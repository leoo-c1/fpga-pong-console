==> flow/design.v <==
module ai_opponent #(
    parameter V_VIDEO = 480,         
    parameter PDL_HEIGHT = 96,       
    parameter SPEED = 600,           
    parameter RESET_SPEED = 50,      
    parameter REACTION_TIME = 500,   
    parameter RETURN_DELAY = 400,    
    parameter MIN_OFFSET = 0,        
    parameter MAX_OFFSET = 48,       
    parameter BASE_OFFSET = 6,       
    parameter SCALING_FACTOR = 3     
    )(
    input clk_0,                     
    input rst,                       
    input wire [9:0] sq_xpos,        
    input wire [9:0] sq_ypos,        
    input wire sq_xveldir,           
    input wire reset_game,           
    input wire sq_missed,            
    input wire [3:0] score_p1,       
    input wire [3:0] score_p2,       
    output reg [9:0] ai_ypos         
    );
    parameter REACTION_PSC = REACTION_TIME * 25_175;     
    parameter COUNT_WIDTH = $clog2(REACTION_PSC + 1);    
    reg [COUNT_WIDTH-1:0] reaction_count = 0;
    parameter RETURN_PSC = RETURN_DELAY * 25_175;        
    parameter DELAY_WIDTH = $clog2(RETURN_PSC + 1);      
    reg [DELAY_WIDTH-1:0] return_count = 0;
    localparam PSC_LIMIT = 25_175_000 / SPEED;
    reg [18:0] vel_count = 0;
    localparam RESET_PSC_LIMIT = 25_175_000 / RESET_SPEED;
    reg [18:0] reset_vel_count = 0;
    parameter sq_width = 16;                             
    wire [9:0] ai_cent_y = ai_ypos + PDL_HEIGHT/2;       
    wire [9:0] sq_cent_y = sq_ypos + sq_width/2;         
    reg [5:0] lfsr_data = 6'h1F;
    always @(posedge clk_0) begin
        if (!rst)
            lfsr_data <= 6'h1F;
        else
            lfsr_data <= {lfsr_data[4:0], lfsr_data[5] ^ lfsr_data[4]};
    end
    reg [9:0] difficulty_offset;
    reg [9:0] offset_delta;  
    always @(*) begin
        if (score_p2 > score_p1) begin
            offset_delta = (score_p2 - score_p1) * SCALING_FACTOR;
            if (BASE_OFFSET + offset_delta > MAX_OFFSET)
                difficulty_offset = MAX_OFFSET;
            else
                difficulty_offset = BASE_OFFSET + offset_delta;
        end
        else if (score_p1 > score_p2) begin
            offset_delta = (score_p1 - score_p2) * SCALING_FACTOR;
            if (offset_delta > (BASE_OFFSET - MIN_OFFSET))
                difficulty_offset = MIN_OFFSET;
            else
                difficulty_offset = BASE_OFFSET - offset_delta;
        end
        else begin
            difficulty_offset = BASE_OFFSET;
        end
    end
    reg [9:0] dynamic_target_y;      
    reg offset_dir_locked = 0;       
    reg aim_high = 0;                
    always @ (posedge clk_0) begin
        if (!rst) begin
            ai_ypos <= (V_VIDEO / 2) - (PDL_HEIGHT / 2);
            vel_count <= 0;
            reset_vel_count <= 0;
            reaction_count <= 0;
            offset_dir_locked <= 0;
        end else if (reset_game) begin
            ai_ypos <= (V_VIDEO / 2) - (PDL_HEIGHT / 2);
            vel_count <= 0;
            reset_vel_count <= 0;
            reaction_count <= 0;
            offset_dir_locked <= 0;
        end else begin
            if (sq_xveldir == 1'b1 && !sq_missed) begin
                return_count <= 0;
                if (offset_dir_locked == 0) begin
                    aim_high <= lfsr_data[5];  
                    offset_dir_locked <= 1;
                end
                if (aim_high) begin
                    if (sq_cent_y + difficulty_offset < V_VIDEO)
                        dynamic_target_y <= sq_cent_y + difficulty_offset;
                    else
                        dynamic_target_y <= V_VIDEO - 1;
                end else begin
                    if (sq_cent_y > difficulty_offset)
                        dynamic_target_y <= sq_cent_y - difficulty_offset;
                    else
                        dynamic_target_y <= 0;
                end
                if (reaction_count < REACTION_PSC) begin
                    reaction_count <= reaction_count + 1;
                end else begin
                    if (vel_count < PSC_LIMIT) begin
                        vel_count <= vel_count + 1;
                    end else begin
                        vel_count <= 0;
                        if (ai_cent_y > dynamic_target_y) begin
                            if (ai_ypos > 0) begin
                                ai_ypos <= ai_ypos - 1;
                            end
                        end else if (ai_cent_y < dynamic_target_y) begin
                            if (ai_ypos < V_VIDEO - PDL_HEIGHT) begin
                                ai_ypos <= ai_ypos + 1;
                            end
                        end
                    end
                end
            end else if (sq_missed || sq_xveldir == 1'b0) begin
                reaction_count <= 0;
                offset_dir_locked <= 0;  
                if (return_count < RETURN_PSC) begin
                    return_count <= return_count + 1;
                end else begin
                    if (reset_vel_count < RESET_PSC_LIMIT) begin
                        reset_vel_count <= reset_vel_count + 1;
                    end else begin
                        reset_vel_count <= 0;
                        if (ai_cent_y > V_VIDEO/2) begin
                            if (ai_ypos > 0)
                                ai_ypos <= ai_ypos - 1;
                        end else if (ai_cent_y < V_VIDEO/2) begin
                            if (ai_ypos < V_VIDEO - PDL_HEIGHT)
                                ai_ypos <= ai_ypos + 1;
                        end
                    end
                end
            end
        end
    end
endmodule
module paddle_control #(
    parameter V_VIDEO = 480,
    parameter PDL_HEIGHT = 96,
    parameter START_X = 24,
    parameter PDL_SPEED = 600,
    parameter AI_SPEED = 500,
    parameter AI_RESET_SPEED = 300,      
    parameter AI_REACTION_TIME = 700,
    parameter RETURN_DELAY = 400,        
    parameter MIN_OFFSET = 0,            
    parameter MAX_OFFSET = 48,           
    parameter BASE_OFFSET = 6,           
    parameter SCALING_FACTOR = 3         
)(
    input clk_0,                 
    input rst,                   
    input reset_game,            
    input [1:0] mode_choice,     
    input move_up,               
    input move_down,             
    input wire [9:0] sq_xpos,    
    input wire [9:0] sq_ypos,    
    input wire sq_xveldir,       
    input wire sq_missed,        
    output [9:0] x_pos,
    output reg [9:0] y_pos,
    input wire [3:0] score_p1,       
    input wire [3:0] score_p2        
);
    assign x_pos = START_X;
    localparam PSC_LIMIT = 25_175_000 / PDL_SPEED;
    reg [18:0] vel_count = 0;
    wire [9:0] ai_ypos;
    ai_opponent #(
        .V_VIDEO(V_VIDEO),
        .PDL_HEIGHT(PDL_HEIGHT),
        .SPEED(AI_SPEED),
        .RESET_SPEED(AI_RESET_SPEED),
        .REACTION_TIME(AI_REACTION_TIME),
        .RETURN_DELAY(RETURN_DELAY),
        .MIN_OFFSET(MIN_OFFSET), .MAX_OFFSET(MAX_OFFSET),
        .BASE_OFFSET(BASE_OFFSET),
        .SCALING_FACTOR(SCALING_FACTOR)
    ) computer (
        .clk_0(clk_0),
        .rst(rst),
        .sq_xpos(sq_xpos), .sq_ypos(sq_ypos),
        .sq_xveldir(sq_xveldir),
        .sq_missed(sq_missed),
        .reset_game(reset_game),
        .score_p1(score_p1), .score_p2(score_p2),
        .ai_ypos(ai_ypos)
    );
    always @(posedge clk_0 or negedge rst) begin
        if (!rst) begin
            y_pos <= (V_VIDEO / 2) - (PDL_HEIGHT / 2);
            vel_count <= 0;
        end else if (reset_game) begin
            y_pos <= (V_VIDEO / 2) - (PDL_HEIGHT / 2);
            vel_count <= 0;
        end else begin
            if (mode_choice == 2'b01) begin
                y_pos <= ai_ypos;
            end else if (mode_choice == 2'b10) begin
                if (move_up && !move_down) begin
                    if (vel_count < PSC_LIMIT) begin
                        vel_count <= vel_count + 1;
                    end else begin
                        vel_count <= 0;
                        if (y_pos > 0)
                            y_pos <= y_pos - 1;
                    end
                end else if (move_down && !move_up) begin
                    if (vel_count < PSC_LIMIT) begin
                        vel_count <= vel_count + 1;
                    end else begin
                        vel_count <= 0;
                        if (y_pos + PDL_HEIGHT < V_VIDEO - 1)
                            y_pos <= y_pos + 1;
                    end
                end else begin
                    vel_count <= 0;  
                end
            end
        end
    end
endmodule
# Tool chain data of paddle_control
# The steps from the RTL of paddle_control to its reports follow in flow order.
# Line numbers count from 1 in the design file above.
# Not given: n/a
# setup
top,paddle_control
clock,clk_0
library,sky130hd
corner,tt_025C_1v80

# Word level
# Source: Yosys, flattened and elaborated, memories not mapped. Widths are those after wreduce. Registers that Yosys merges into a memory's read port (data or address) are not register bits. Print and check cells do not count.
# bits
regBits,144
latchBits,0
ramBits,0
mem_bits_ro,0
clocked_rd_ports_x_width,0
mem_count,0
out_inout_bits,20
word_cells,137
# classes
n_addsub,19
multipliers,2
n_div,0
n_cmp,19
n_eq,11
n_shift,0
mux,43
n_logic,8
n_reduce_logical,24
# ops
cell,count
2-to-1 mux 10 bit,28
2-to-1 mux 19 bit,8
multiplier 32 x 2 -> 10 bit with constant B,2
2-to-1 mux 25 bit,3
adder 19 x 1 -> 19 bit with constant B,3
2-to-1 mux 24 bit,2
< comparator 19 x 16 -> 1 bit with constant B,2
greater-than comparator 32 x 6 -> 1 bit with constant B,1
< comparator 32 x 9 -> 1 bit with constant B,1
adder 25 x 1 -> 25 bit with constant B,1
< comparator 25 bit with constant B,1
adder 24 x 1 -> 24 bit with constant B,1
< comparator 24 bit with constant B,1
adder 10 x 1 -> 10 bit with constant B,2
subtractor 10 x 1 -> 10 bit with constant B,2
greater-than comparator 10 x 1 -> 1 bit with constant B,2
greater-than comparator 10 bit,2
< comparator 19 x 17 -> 1 bit with constant B,1
adder 10 x 10 -> 11 bit,1
adder 10 x 7 -> 11 bit with constant B,1
< comparator 11 x 9 -> 1 bit with constant B,1
adder 3 x 10 -> 11 bit with constant A,1
adder 10 bit,1
subtractor 10 bit,1
< comparator 10 bit,1
greater-than comparator 10 x 3 -> 1 bit with constant B,1
adder 10 x 4 -> 10 bit with constant B,1
adder 10 x 6 -> 10 bit with constant B,1
# Other operator kinds: 27; their cells: 53.

# Longest topological paths
# Depth = most cells in a row (Yosys ltp): at word level without a register or memory, in the mapped netlist without a sequential cell, where the memories' decode and read muxes count.
# logic_depth
ltp_word,10
abc_area,0
mapped_depth,24
ltp_nobuf,24

# Netlist
# The flow's flattened synthesis, as Yosys stat reports it; memories are mapped. The netlist is that of the ABC_AREA named above (0 if unset); the other value can give another one.
# The area totals of this step are shown rounded.
# types
type,count,type_area_um2
sky130_fd_sc_hd__dfxtp_1,80,1.6E+03
sky130_fd_sc_hd__edfxtp_1,35,1.05E+03
sky130_fd_sc_hd__ha_1,71,888.352
sky130_fd_sc_hd__dfrtp_1,27,675.648
sky130_fd_sc_hd__nor2_1,130,487.968
sky130_fd_sc_hd__xor2_1,51,446.678
sky130_fd_sc_hd__xnor2_1,49,429.162
sky130_fd_sc_hd__nand2_1,91,341.578
sky130_fd_sc_hd__a21oi_1,65,325.312
sky130_fd_sc_hd__o21ai_0,63,315.302
sky130_fd_sc_hd__inv_1,72,270.259
sky130_fd_sc_hd__nand3_1,54,270.259
sky130_fd_sc_hd__nor3_1,39,195.187
sky130_fd_sc_hd__nand4_1,25,156.4
sky130_fd_sc_hd__and3_1,24,150.144
sky130_fd_sc_hd__fa_1,7,140.134
sky130_fd_sc_hd__a21o_1,16,120.115
sky130_fd_sc_hd__mux2i_1,12,120.115
# Not listed: further types 62, cells in them 277.
# mapped
cell_count,1188
synth_area_um2,10000
sequential_area_um2,3380
ff_cells,144
# By module: a second synthesis without flattening, with its own total; a netlist apart from the flattened one above.
# unflattened
hier_cells,1176
hier_area_um2,10100
# Rows give one instance, submodules left out.
# by_module
mod,n_inst,n_cells,area_um2,mod_seq_area_um2
ai_opponent,1,942,8020,2650
paddle_control,1,234,2070,728

# Timing after synthesis
# Path of least setup slack by OpenSTA after synthesis, without wires, with an ideal clock, recovery checks aside; 20% of the period is set as input and as output delay. Where synthesis merged equal registers, the netlist keeps one of their names.
# synth_timing
kind,input to register
startpoint,input (no name shown)
endpoint,register (no name shown)
tclk_ps,13700
input_delay_ps,2740
setup_ps,256
arrival_time_ps,7578
path_slack_ps,5866
delay_ps,5094
stages,21
n_path_buf,0
period_less_setup_slack_ps,7834
# "delay_ps" is the arrival time less input delay plus setup time.
# "stages" counts driving pins, that of a launching flip-flop among them; a cell with two outputs on the path counts twice.
# "period_less_setup_slack_ps" = period - worst setup slack (recovery checks aside). The figure is calculated, with input and output delays left at 20% of the set period.
# Between the ends stands the longest chain of elaborated cells between them, by number of cells; it is not shown to be the way that was timed. Of several equally long chains one is given.
# A line is the first line of the expression or statement that the cell stems from. Yosys adds cells for indexed reads and writes and turns some case tables into memories.
# synth_between
cell_sequence,sky130_fd_sc_hd__inv_1 sky130_fd_sc_hd__ha_1 sky130_fd_sc_hd__inv_1 sky130_fd_sc_hd__fa_1 sky130_fd_sc_hd__ha_1 sky130_fd_sc_hd__inv_1 sky130_fd_sc_hd__fa_1 sky130_fd_sc_hd__ha_1 sky130_fd_sc_hd__nand2b_1 sky130_fd_sc_hd__or2_2 sky130_fd_sc_hd__o21ai_0 sky130_fd_sc_hd__nor3_1 sky130_fd_sc_hd__a31o_2 sky130_fd_sc_hd__ha_1 sky130_fd_sc_hd__and3_1 sky130_fd_sc_hd__a221oi_2 sky130_fd_sc_hd__o22ai_1 sky130_fd_sc_hd__nor3_1 sky130_fd_sc_hd__a31oi_1 sky130_fd_sc_hd__or2_2 sky130_fd_sc_hd__o22a_1
elab_chain_len,10
# synth_rtl
item,line_no,text
from (decl),167,
subtractor 4 x 4 -> 5 bit,48,
multiplier 32 x 2 -> 10 bit,48,
adder 3 x 10 -> 11 bit,49,if (BASE_OFFSET + offset_delta > MAX_OFFSET)
greater-than comparator 32 x 6 -> 1 bit,49,
2-to-1 mux 10 bit,49,
2-to-1 mux 10 bit,47,
adder 10 x 10 -> 11 bit,89,if (sq_cent_y + difficulty_offset < V_VIDEO)
< comparator 32 x 9 -> 1 bit,89,
2-to-1 mux 10 bit,89,
2-to-1 mux 10 bit,88,if (aim_high) begin
to (assign),90,
to (assign),92,
to (decl),65,

# Worst path after layout
# Path of least setup slack in the final report of stored run 1 (OpenROAD, finished layout, wires in). Where an end is a register, its clock arrival counts in the times.
# The path's times are printed in steps of 10 ps; the period is the one set.
# layout_timing
kind,input to register
startpoint,input (no name shown)
endpoint,register (no name shown)
tclk_ps,4460
input_delay_ps,890
setup_ps,250
arrival_time_ps,5540
path_slack_ps,-910
stages,25
n_path_buf,5
# Between the ends stands the longest chain of elaborated cells between them, by number of cells; it is not shown to be the way that was timed. Of several equally long chains one is given.
# layout_between
cell_sequence,sky130_fd_sc_hd__buf_12 sky130_fd_sc_hd__inv_12 sky130_fd_sc_hd__ha_4 sky130_fd_sc_hd__inv_4 sky130_fd_sc_hd__fa_2 sky130_fd_sc_hd__ha_4 sky130_fd_sc_hd__inv_2 sky130_fd_sc_hd__fa_2 sky130_fd_sc_hd__ha_4 sky130_fd_sc_hd__buf_4 sky130_fd_sc_hd__a31oi_1 sky130_fd_sc_hd__o221a_2 sky130_fd_sc_hd__buf_6 sky130_fd_sc_hd__nor3_4 sky130_fd_sc_hd__o22a_1 sky130_fd_sc_hd__ha_4 sky130_fd_sc_hd__a21o_1 sky130_fd_sc_hd__a221oi_4 sky130_fd_sc_hd__buf_6 sky130_fd_sc_hd__a21oi_2 sky130_fd_sc_hd__xnor2_2 sky130_fd_sc_hd__a2111oi_4 sky130_fd_sc_hd__buf_4 sky130_fd_sc_hd__or2_4 sky130_fd_sc_hd__o22a_1
elab_chain_len,10
# layout_rtl
item,line_no,text
from (decl),167,
subtractor 4 x 4 -> 5 bit,48,
multiplier 32 x 2 -> 10 bit,48,
adder 3 x 10 -> 11 bit,49,if (BASE_OFFSET + offset_delta > MAX_OFFSET)
greater-than comparator 32 x 6 -> 1 bit,49,
2-to-1 mux 10 bit,49,
2-to-1 mux 10 bit,47,
adder 10 x 10 -> 11 bit,89,if (sq_cent_y + difficulty_offset < V_VIDEO)
< comparator 32 x 9 -> 1 bit,89,
2-to-1 mux 10 bit,89,
2-to-1 mux 10 bit,88,if (aim_high) begin
to (assign),90,
to (assign),92,
to (decl),65,

# paddle_control through Yosys and OpenROAD on sky130hd: 2 stored runs, unordered, with their settings and measured results. The constraints put input and output delay at 20% of the set period each and load the outputs with 0.01 pF.
# "period_reached_ps": clock period set for the run, less the worst setup slack. It is reckoned from that one timing run; input and output delays stay at 20% of the period that was set.
# "worst_path_ps" = time allowed to the worst setup path (clock period - input delay - output delay, where it has them) - its slack; a late launch clock adds to it, a late capture clock takes from it.
# "power_total_uw": no workload was simulated; the value follows from the tool's default switching activity.
# "worst_path_ps" is given in steps of 10 ps.
# The results are shown rounded.
# A setting shown as - is not set for that run.
stored run,period_ns,CORE_UTILIZATION,PLACE_DENSITY,CORE_ASPECT_RATIO,CORE_MARGIN,CELL_PAD_IN_SITES_GLOBAL_PLACEMENT,TNS_END_PERCENT,GPL_TIMING_DRIVEN,GPL_ROUTABILITY_DRIVEN,MAX_ROUTING_LAYER,CAP_MARGIN,SLEW_MARGIN,ABC_AREA,CTS_CLUSTER_DIAMETER,MIN_ROUTING_LAYER,power_total_uw,finish.utilization_frac,synth_chip_area_um2,finish.stdcell_area_um2,tns_setup_ps,setup_worst_slack_ps,total_die_area_um2,worst_path_ps,critical_path_type,holdWs_ps,period_reached_ps
stored run 1,4.46,20,0.84,1.02,4,0,35,1,0,met5,20,20,-,-,-,4230,0.262,10000,12900,-8190,-911,53800,4480,input to register,408,5371
stored run 2,4.34,15,0.85,1.36,2,1,-,-,-,-,10,10,1,396,met1,4350,0.192,11700,14800,-2780,-348,80400,3820,input to register,403,4688
